==> flow/design.v <==
`timescale 10ns / 1ps
module Counter(
    input clk,
    input reset,
    input en,
    input sel,
    output reg [4:0] out
);
    always @(posedge clk) begin
        if (reset) begin
            out <= 5'd0;
        end 
        else begin
            if (en) begin
                if (sel) begin  
                    if (out > 0) begin
                        out <= out - 1;
                    end
                    else begin
                        out <= 0;
                    end
                end
                else begin  
                    if (out < 29) begin
                        out <= out + 1;
                    end
                    else begin
                        out <= 29; 
                    end
                end
            end
            else begin
                out <= out;
            end
        end
    end
endmodule
### Reports on Counter

What the tools print for Counter, step after step.
Lines are those of the file above, counted from 1.
Operators: Yosys type, input widths -> output width; for muxes data width and select width s.
Library cell names are shortened.
A cell with - has no value.

| inputs | value |
|---|---|
| top | Counter |
| clock port | clk |
| standard-cell library | sky130hd |
| timing corner | tt_025C_1v80 |

### Elaborated design

Yosys after proc, flatten, opt, wreduce and memory -nomap, before mapping. Enables and synchronous resets that opt folds into registers are not counted as muxes. Memory bits, and registers merged into a memory's read port (data or address), are not among the register bits. Print and check cells are not counted. Equal cells are merged and count once.

| bit counts | value |
|---|---|
| register bits after elaboration | 5 |
| input bits | 4 |
| output and inout bits | 5 |
| word-level cells | 8 |

| operators by class | value |
|---|---|
| add/sub/neg operators | 2 |
| $lt $le $gt $ge | 2 |
| muxes and demuxes | 3 |

Operators by type and width:

| kind | count |
|---|---|
| $mux 5 | 3 |
| $add 5x1->5 const B | 1 |
| $sub 5x1->5 const B | 1 |
| $gt 5x1->1 const B | 1 |
| $lt 5x5->1 const B | 1 |

### Depth

Depth = most cells in a row (Yosys ltp): at word level without a register or memory, in the mapped netlist without a sequential cell, where the memories' decode and read muxes count.

| logic depth | value |
|---|---|
| depth in word-level cells | 3 |
| ABC_AREA | 0 |
| mapped depth | 6 |
| mapped depth without buffers | 6 |

### Synthesis result

Source: synth_stat.txt of the flow (Yosys; design flattened, memories mapped). It holds for the ABC_AREA given above (unset counts as 0); a run with the other value may have another netlist.

Cell types:

| cell | count | total area (µm²) |
|---|---|---|
| dfxtp_1 | 5 | 100.096 |
| ha_1 | 2 | 25.024 |
| o211ai_1 | 3 | 22.522 |
| a21oi_1 | 4 | 20.019 |
| nor2_1 | 5 | 18.768 |
| o21ai_0 | 3 | 15.014 |
| a31oi_1 | 2 | 12.512 |
| buf_6 | 1 | 11.261 |
| inv_1 | 3 | 11.261 |
| mux2_2 | 1 | 11.261 |
| nand2_1 | 3 | 11.261 |
| or3b_4 | 1 | 11.261 |
| nand3_1 | 2 | 10.01 |
| nor3_2 | 1 | 10.01 |
| a311oi_1 | 1 | 8.758 |
| and3b_1 | 1 | 8.758 |
| o21ai_2 | 1 | 8.758 |
| o32ai_1 | 1 | 8.758 |

Not listed: further types 11, cells in them 11.

| synthesis totals | value |
|---|---|
| standard cells after synthesis | 51 |
| synthesis area | 400.4 µm² |
| sequential part of the area | 100.1 µm² |
| flip-flops | 5 |
| buffers | 3 |

### Worst setup path after synthesis

OpenSTA on the mapped netlist: ideal clock, no wires. The path of least setup slack (recovery checks aside). Input and output delay are each 20% of the period. Register names are those of the netlist, which keeps one name where synthesis merged equal registers.

| timing post-synthesis | value |
|---|---|
| path type | reg2reg |
| start point | register out[0] |
| end point | register out[1] |
| period | 2.3 ns |
| setup time | 0.091 ns |
| launch time at the first pin | 0.000 ns |
| arrival | 1.441 ns |
| required time | 2.209 ns |
| path slack | 0.768 ns |
| path delay | 1.532 ns |
| stages | 7 |
| path buffers | 0 |
| synthesis period reached | 1.532 ns |

"path delay" = arrival - input delay + setup time.
"stages": output pins that drive a net of the path, with the launching flip-flop's if there is one; two outputs of one cell count as two.
"synthesis period reached" = period - worst setup slack (recovery checks aside). The figure is calculated, with input and output delays left at 20% of the set period.
The rows between start and end are the longest chain of elaborated cells between them; the timing report does not say that the signal goes this way. Where chains are equally long, one stands for them.
A line is the first line of the expression or statement that the cell stems from. Yosys adds cells for indexed reads and writes and turns some case tables into memories.
At most two assigning lines are given for a register; there are more.

| on the way, post-synthesis | value |
|---|---|
| path through | dfxtp_1 > inv_1 > ha_1 > or3b_4 > o21ai_2 > or2_1 > a311oi_1 |
| cells in the longest elaborated chain | 3 |
| elaborated cells between the ends (all ways) | 7 |
| RTL lines with such cells | 5 |
| those cells by class | 2 x add/sub; 2 x compare; 3 x mux |

RTL lines, path post-synthesis:

| element | RTL line | text |
|---|---|---|
| from (decl) | 7 | `output reg [4:0] out` |
| from (assign) | 17 | `out <= out - 1;` |
| from (assign) | 25 | `out <= out + 1;` |
| $add 5x1->5 | 25 |  |
| $mux 5 | 24 | `if (out < 29) begin` |
| $mux 5 | 15 | `if (sel) begin` |
| to (assign) | 17 |  |
| to (assign) | 25 |  |
| to (decl) | 7 |  |

### Worst path after layout

From the final timing report of run A: the path of least setup slack in the routed layout; clock arrival at registers is part of the times.

| timing after layout | value |
|---|---|
| path type | reg2out |
| start point | register out[4] |
| end point | output out[4] |
| period | 1.7 ns |
| output delay | 0.34 ns |
| launch time at the first pin | 0.25 ns |
| arrival | 1.23 ns |
| required time | 1.36 ns |
| path slack | 0.13 ns |
| stages | 2 |
| path buffers | 1 |

At most two assigning lines are given for a register; there are more.

| on the way, after layout | value |
|---|---|
| path through | dfxtp_2 > clkdlybuf4s50_1 |
| cells in the longest elaborated chain | 0 |
| elaborated cells between the ends (all ways) | 0 |
| RTL lines with such cells | 0 |

RTL lines, path after layout:

| element | RTL line | text |
|---|---|---|
| from (decl) | 7 | `output reg [4:0] out` |
| from (assign) | 17 | `out <= out - 1;` |
| from (assign) | 25 | `out <= out + 1;` |
| to (decl) | 7 |  |

Measured results for Counter: 2 stored runs of the Yosys and OpenROAD flow on sky130hd. The settings differ; the order carries no meaning. The constraints put input and output delay at 20% of the set period each and load the outputs with 0.01 pF.
"period reached" = clock period - worst setup slack. The figure is calculated, with input and output delays left at 20% of the set period.
By "worst setup path time" is meant the share of the clock period that the worst setup path is allowed (20% is reserved at inputs, 20% at outputs), minus its slack. Clock arrival times at its registers enter into it.
"total design power" rests on the timing tool's default activity at the inputs, not on a simulated workload.

#### Run A

| setting | value |
|---|---|
| period_ns | `1.7` |
| CORE_UTILIZATION | `31` |
| SETUP_SLACK_MARGIN | `0.06` |
| PLACE_DENSITY | `0.71` |
| GPL_TIMING_DRIVEN | `0` |
| GPL_ROUTABILITY_DRIVEN | `0` |
| CTS_CLUSTER_SIZE | `17` |
| SLEW_MARGIN | `25` |
| MIN_ROUTING_LAYER | `met2` |
| CAP_MARGIN | `20` |
| CORE_MARGIN | `2` |

| result | value |
|---|---|
| chip area in the Yosys report | 400.4 µm² |
| die outline area | 1595.2 µm² |
| standard-cell area after routing | 528.0 µm² |
| setup slack of the worst path | 0.133 ns |
| summed negative setup slack | 0.000 ns |
| worst hold slack after layout | 0.523 ns |
| total design power | 406.8 uW |
| period reached | 1.567 ns |
| worst setup path time | 1.23 ns |
| type of the worst setup path | reg2out |

#### Run B

| setting | value |
|---|---|
| period_ns | `2.92` |
| CORE_UTILIZATION | `45` |
| SETUP_SLACK_MARGIN | `-0.15` |
| CORE_MARGIN | `7` |
| CELL_PAD_IN_SITES_GLOBAL_PLACEMENT | `3` |
| TNS_END_PERCENT | `100` |
| SLEW_MARGIN | `30` |
| MIN_ROUTING_LAYER | `met1` |
| MAX_ROUTING_LAYER | `met4` |
| CAP_MARGIN | `20` |

Unfinished; error PDN-0185 in floorplanning.
