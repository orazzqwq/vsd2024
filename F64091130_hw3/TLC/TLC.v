==> flow/design.v <==
`timescale 1ns/1ps
module TLC (reset, clk, EW_Red, EW_Green, EW_Yellow, NS_Red, NS_Green, NS_Yellow);
    input reset;           
    input clk;
    output reg EW_Red, EW_Green, EW_Yellow;   
    output reg NS_Red, NS_Green, NS_Yellow;   
    parameter Idle = 3'b000, 
              EW_Red_NS_Green = 3'b001, EW_Red_NS_Yellow = 3'b010,
              NS_Red_EW_Green = 3'b011, NS_Red_EW_Yellow = 3'b100;
    reg [2:0] state, nx_state;
    reg [5:0] time_cnt;
    always @ (state or time_cnt) begin
        case (state)
            Idle: nx_state = EW_Red_NS_Green;    
            EW_Red_NS_Green: begin
                if (time_cnt == 6'd6)
                    nx_state = EW_Red_NS_Yellow;  
                else
                    nx_state = state;
            end
            EW_Red_NS_Yellow: begin
                if (time_cnt == 6'd2)
                    nx_state = NS_Red_EW_Green;   
                else
                    nx_state = state;
            end
            NS_Red_EW_Green: begin
                if (time_cnt == 6'd6)
                    nx_state = NS_Red_EW_Yellow;  
                else
                    nx_state = state;
            end
            NS_Red_EW_Yellow: begin
                if (time_cnt == 6'd2)
                    nx_state = EW_Red_NS_Green;   
                else
                    nx_state = state;
            end
            default: nx_state = state;
        endcase
    end
    always @ (posedge clk) begin
        if (reset)
            state <= Idle;
        else
            state <= nx_state;
    end
    always @ (posedge clk) begin
        if (state == Idle || ((state == EW_Red_NS_Green || state == NS_Red_EW_Green) && time_cnt == 6'd6) || 
            ((state == EW_Red_NS_Yellow || state == NS_Red_EW_Yellow) && time_cnt == 6'd2))
            time_cnt <= 6'd0;
        else
            time_cnt <= time_cnt + 1'b1;
    end
    always @ (*) begin
        EW_Red <= (state == EW_Red_NS_Green || state == EW_Red_NS_Yellow);
        EW_Green <= (state == NS_Red_EW_Green);
        EW_Yellow <= (state == NS_Red_EW_Yellow);
    end
    always @ (*) begin
        NS_Red <= (state == NS_Red_EW_Green || state == NS_Red_EW_Yellow);
        NS_Green <= (state == EW_Red_NS_Green);
        NS_Yellow <= (state == EW_Red_NS_Yellow);
    end
endmodule
# From RTL to reports: TLC
# The steps from the RTL of TLC to its reports follow in flow order.
# Line numbers count from 1 in the design file above.
setup:
  top: "TLC"
  clock: "clk"
  cell_library: "sky130hd"
  lib_corner: "tt_025C_1v80"

# Word-level counts
# Yosys after proc, flatten, opt, wreduce and memory -nomap, before mapping. Memory bits, and registers merged into a memory's read port (data or address), are not among the register bits. Print and check cells are not counted. Equal cells are merged and count once.
bits:
  romBits: 0
  memories: 0
  latchBits: 0
  clocked_rd_ports_x_width: 0
  mem_bits_rw: 0
  input_bits: 2
  out_inout_bits: 6
  ff_bits: 9
classes:
  div: 0
  mux: 5
  reduce_and_logical: 11
  n_logic: 0
  n_mul: 0
  addsub: 1
  shifts: 0
  equal: 10
  n_cmp: 0
ops:
  columns: ["operator", "n"]
  rows:
  - ["3-bit parallel mux with 5-bit select", 1]
  - ["3-bit 2-to-1 mux", 4]
  - ["2-bit by 1-bit inequality test with 1-bit output (second input constant)", 4]
  - ["1-bit logical OR", 6]
  - ["3-bit by 2-bit == test with 1-bit output (second input constant)", 2]
  - ["6-bit by 1-bit adder with 6-bit output (second input constant)", 1]
  - ["6-bit by 2-bit == test with 1-bit output (second input constant)", 1]
  - ["6-bit by 3-bit == test with 1-bit output (second input constant)", 1]
  - ["5-bit AND reduction", 1]
  - ["5-bit nonzero test", 1]
  - ["3-bit by 1-bit == test with 1-bit output (second input constant)", 1]
  - ["3-bit == test (second input constant)", 1]
  - ["3-bit logical NOT", 1]
  - ["1-bit logical AND", 2]

# Longest topological paths
# Depth = most cells in a row (Yosys ltp): at word level without a register or memory, in the mapped netlist without a sequential cell, where the memories' decode and read muxes count.
logic_depth:
  word_depth: 5
  abc_area: 0
  ltp_mapped: 5
  mapped_depth_nobuf: 5

# Mapped cells and area
# The flow's flattened synthesis, as Yosys stat reports it; memories are mapped. The netlist is that of the ABC_AREA named above (0 if unset); the other value can give another one.
synth_totals:
  mapped_area_mm2: 0.0004679
  cell_count: 46
  ffs: 11
  seq_area_mm2: 0.0002202
types:
  columns: ["type", "n", "area_total_um2"]
  rows:
  - ["sky130_fd_sc_hd__dfxtp_1", 11, 220.211]
  - ["sky130_fd_sc_hd__ha_1", 2, 25.024]
  - ["sky130_fd_sc_hd__nor2_2", 4, 25.024]
  - ["sky130_fd_sc_hd__nor4b_4", 1, 23.773]
  - ["sky130_fd_sc_hd__a21oi_1", 4, 20.019]
  - ["sky130_fd_sc_hd__a31o_4", 1, 17.517]
  - ["sky130_fd_sc_hd__xor2_1", 2, 17.517]
  - ["sky130_fd_sc_hd__nor2_1", 4, 15.014]
  - ["sky130_fd_sc_hd__or2_2", 2, 12.512]
  - ["sky130_fd_sc_hd__or3_1", 2, 12.512]
  - ["sky130_fd_sc_hd__inv_1", 3, 11.261]
  - ["sky130_fd_sc_hd__nand3_1", 2, 10.01]
  - ["sky130_fd_sc_hd__a21o_2", 1, 8.758]
  - ["sky130_fd_sc_hd__a21oi_2", 1, 8.758]
  - ["sky130_fd_sc_hd__or3b_1", 1, 8.758]
  - ["sky130_fd_sc_hd__xnor2_1", 1, 8.758]
  - ["sky130_fd_sc_hd__a21o_1", 1, 7.507]
  - ["sky130_fd_sc_hd__o22ai_1", 1, 6.256]
# Not listed: further types 2, cells in them 2.

# Path before layout
# Path of least setup slack by OpenSTA after synthesis, without wires, with an ideal clock, recovery checks aside; 20% of the period is set as input and as output delay. Where synthesis merged equal registers, the netlist keeps one of their names.
synth_path:
  kind: "reg-to-reg"
  start: "reg time_cnt[0]"
  end: "reg time_cnt[2]"
  t_first_pin_ps: 0
  setup_slack_ps: 1433
  clock_period_ps: 2650
  arrival_time_ps: 1102
  delay_ps: 1217
  driving_pins: 6
  path_buffers: 0
  period_less_setup_slack_ps: 1217
# "delay_ps" = arrival - input delay + setup time.
# "driving_pins": output pins that drive a net of the path, with the launching flip-flop's if there is one; two outputs of one cell count as two.
# "period_less_setup_slack_ps" is the clock period less the worst setup slack; recovery checks do not enter. This is arithmetic on one report: input and output delays are still those of the set period (20% each).
# The rows between start and end are the longest chain of elaborated cells between them; the timing report does not say that the signal goes this way. Where chains are equally long, one stands for them.
# A line is the first line of the expression or statement that the cell stems from. Yosys adds cells for indexed reads and writes and turns some case tables into memories.
synth_via:
  path_cell_list: "sky130_fd_sc_hd__dfxtp_1 -> sky130_fd_sc_hd__inv_1 -> sky130_fd_sc_hd__ha_1 -> sky130_fd_sc_hd__nor4b_4 -> sky130_fd_sc_hd__a31o_4 -> sky130_fd_sc_hd__nor2_2"
  elab_chain_cells: 4
  cells_between: 7
synth_rtl:
  columns: ["item", "line_no", "rtl"]
  rows:
  - ["start, declared", 11, "reg [5:0] time_cnt;"]
  - ["start, assigned", 51, "time_cnt <= 6'd0;"]
  - ["start, assigned", 53, "time_cnt <= time_cnt + 1'b1;"]
  - ["6-bit by 3-bit == test with 1-bit output", 49, "if (state == Idle || ((state == EW_Red_NS_Green || state == NS_Red_EW_Green) && time_cnt == 6'd6) ||"]
  - ["1-bit logical AND", 49, null]
  - ["1-bit logical OR x2", 49, null]
  - ["end, assigned", 51, null]
  - ["end, assigned", 53, null]
  - ["end, declared", 11, null]

# Path in the finished layout
# Path of least setup slack in the final report of run 1 (OpenROAD, finished layout, wires in). Where an end is a register, its clock arrival counts in the times.
# The path's times are printed in steps of 10 ps; the period is the one set.
layout_path:
  kind: "reg-to-output"
  start: "reg state"
  end: "out EW_Red"
  driving_pins: 3
  clock_period_ps: 2130
  setup_slack_ps: 320
  arrival_time_ps: 1380
  out_delay_ps: 430
  path_buffers: 1
  t_first_pin_ps: 260
# An end named without its bit number is one bit of that signal or, where synthesis recoded a state register, one of its new flip-flops.
layout_via:
  path_cell_list: "sky130_fd_sc_hd__dfxtp_1 -> sky130_fd_sc_hd__or2_2 -> sky130_fd_sc_hd__clkdlybuf4s50_1"
layout_rtl:
  columns: ["item", "line_no", "rtl"]
  rows:
  - ["start, declared", 10, "reg [2:0] state, nx_state;"]
  - ["start, assigned", 44, "state <= Idle;"]
  - ["start, assigned", 46, "state <= nx_state;"]
  - ["end, declared", 5, "output reg EW_Red, EW_Green, EW_Yellow;"]
# No chain of elaborated cells between the ends is given.

# Settings and measured results of 2 stored flow runs for module TLC (sky130hd), not sorted in any way. The constraints put input and output delay at 20% of the set period each and load the outputs with 0.01 pF.
# "achieved_clock_period_ps" = clock period - worst setup slack. The figure is calculated, with input and output delays left at 20% of the set period.
# By "final_power_mw" is meant OpenSTA's value without simulated activity: inputs other than the clock are taken to toggle once in ten clock periods, and the tool carries that through the logic.
runs:
  - name: "run 1"
    settings:
      period_ns: 2.13
      CORE_UTILIZATION: 37
      CORE_MARGIN: 6
      TNS_END_PERCENT: 15
      GPL_TIMING_DRIVEN: 0
      CTS_CLUSTER_SIZE: 73
      MAX_ROUTING_LAYER: "met4"
      CAP_MARGIN: 20
      SLEW_MARGIN: 20
    results:
      yosys_chip_area_mm2: 0.0004679
      die_footprint_mm2: 0.0022619
      cell_area_final_mm2: 0.0005818
      finalUtil_pct: 51.0
      final_setup_ws_ps: 319
      fin_hold_ws_ps: 471
      final_power_mw: 0.4225
      achieved_clock_period_ps: 1811
  - name: "run 2"
    settings:
      period_ns: 0.916
      CORE_UTILIZATION: 16
      SETUP_SLACK_MARGIN: -0.06
      PLACE_DENSITY_LB_ADDON: 0.03
      CORE_ASPECT_RATIO: 1.16
      CORE_MARGIN: 4
      CELL_PAD_IN_SITES_DETAIL_PLACEMENT: 1
      ABC_AREA: 1
      CTS_CLUSTER_SIZE: 23
      CTS_CLUSTER_DIAMETER: 185
      MIN_ROUTING_LAYER: "met2"
      CAP_MARGIN: 20
      SLEW_MARGIN: 20
    results:
      yosys_chip_area_mm2: 0.0004855
      die_footprint_mm2: 0.0039819
      cell_area_final_mm2: 0.000807
      finalUtil_pct: 27.9
      final_setup_ws_ps: -189
      fin_hold_ws_ps: 427
      final_power_mw: 1.025
      achieved_clock_period_ps: 1105
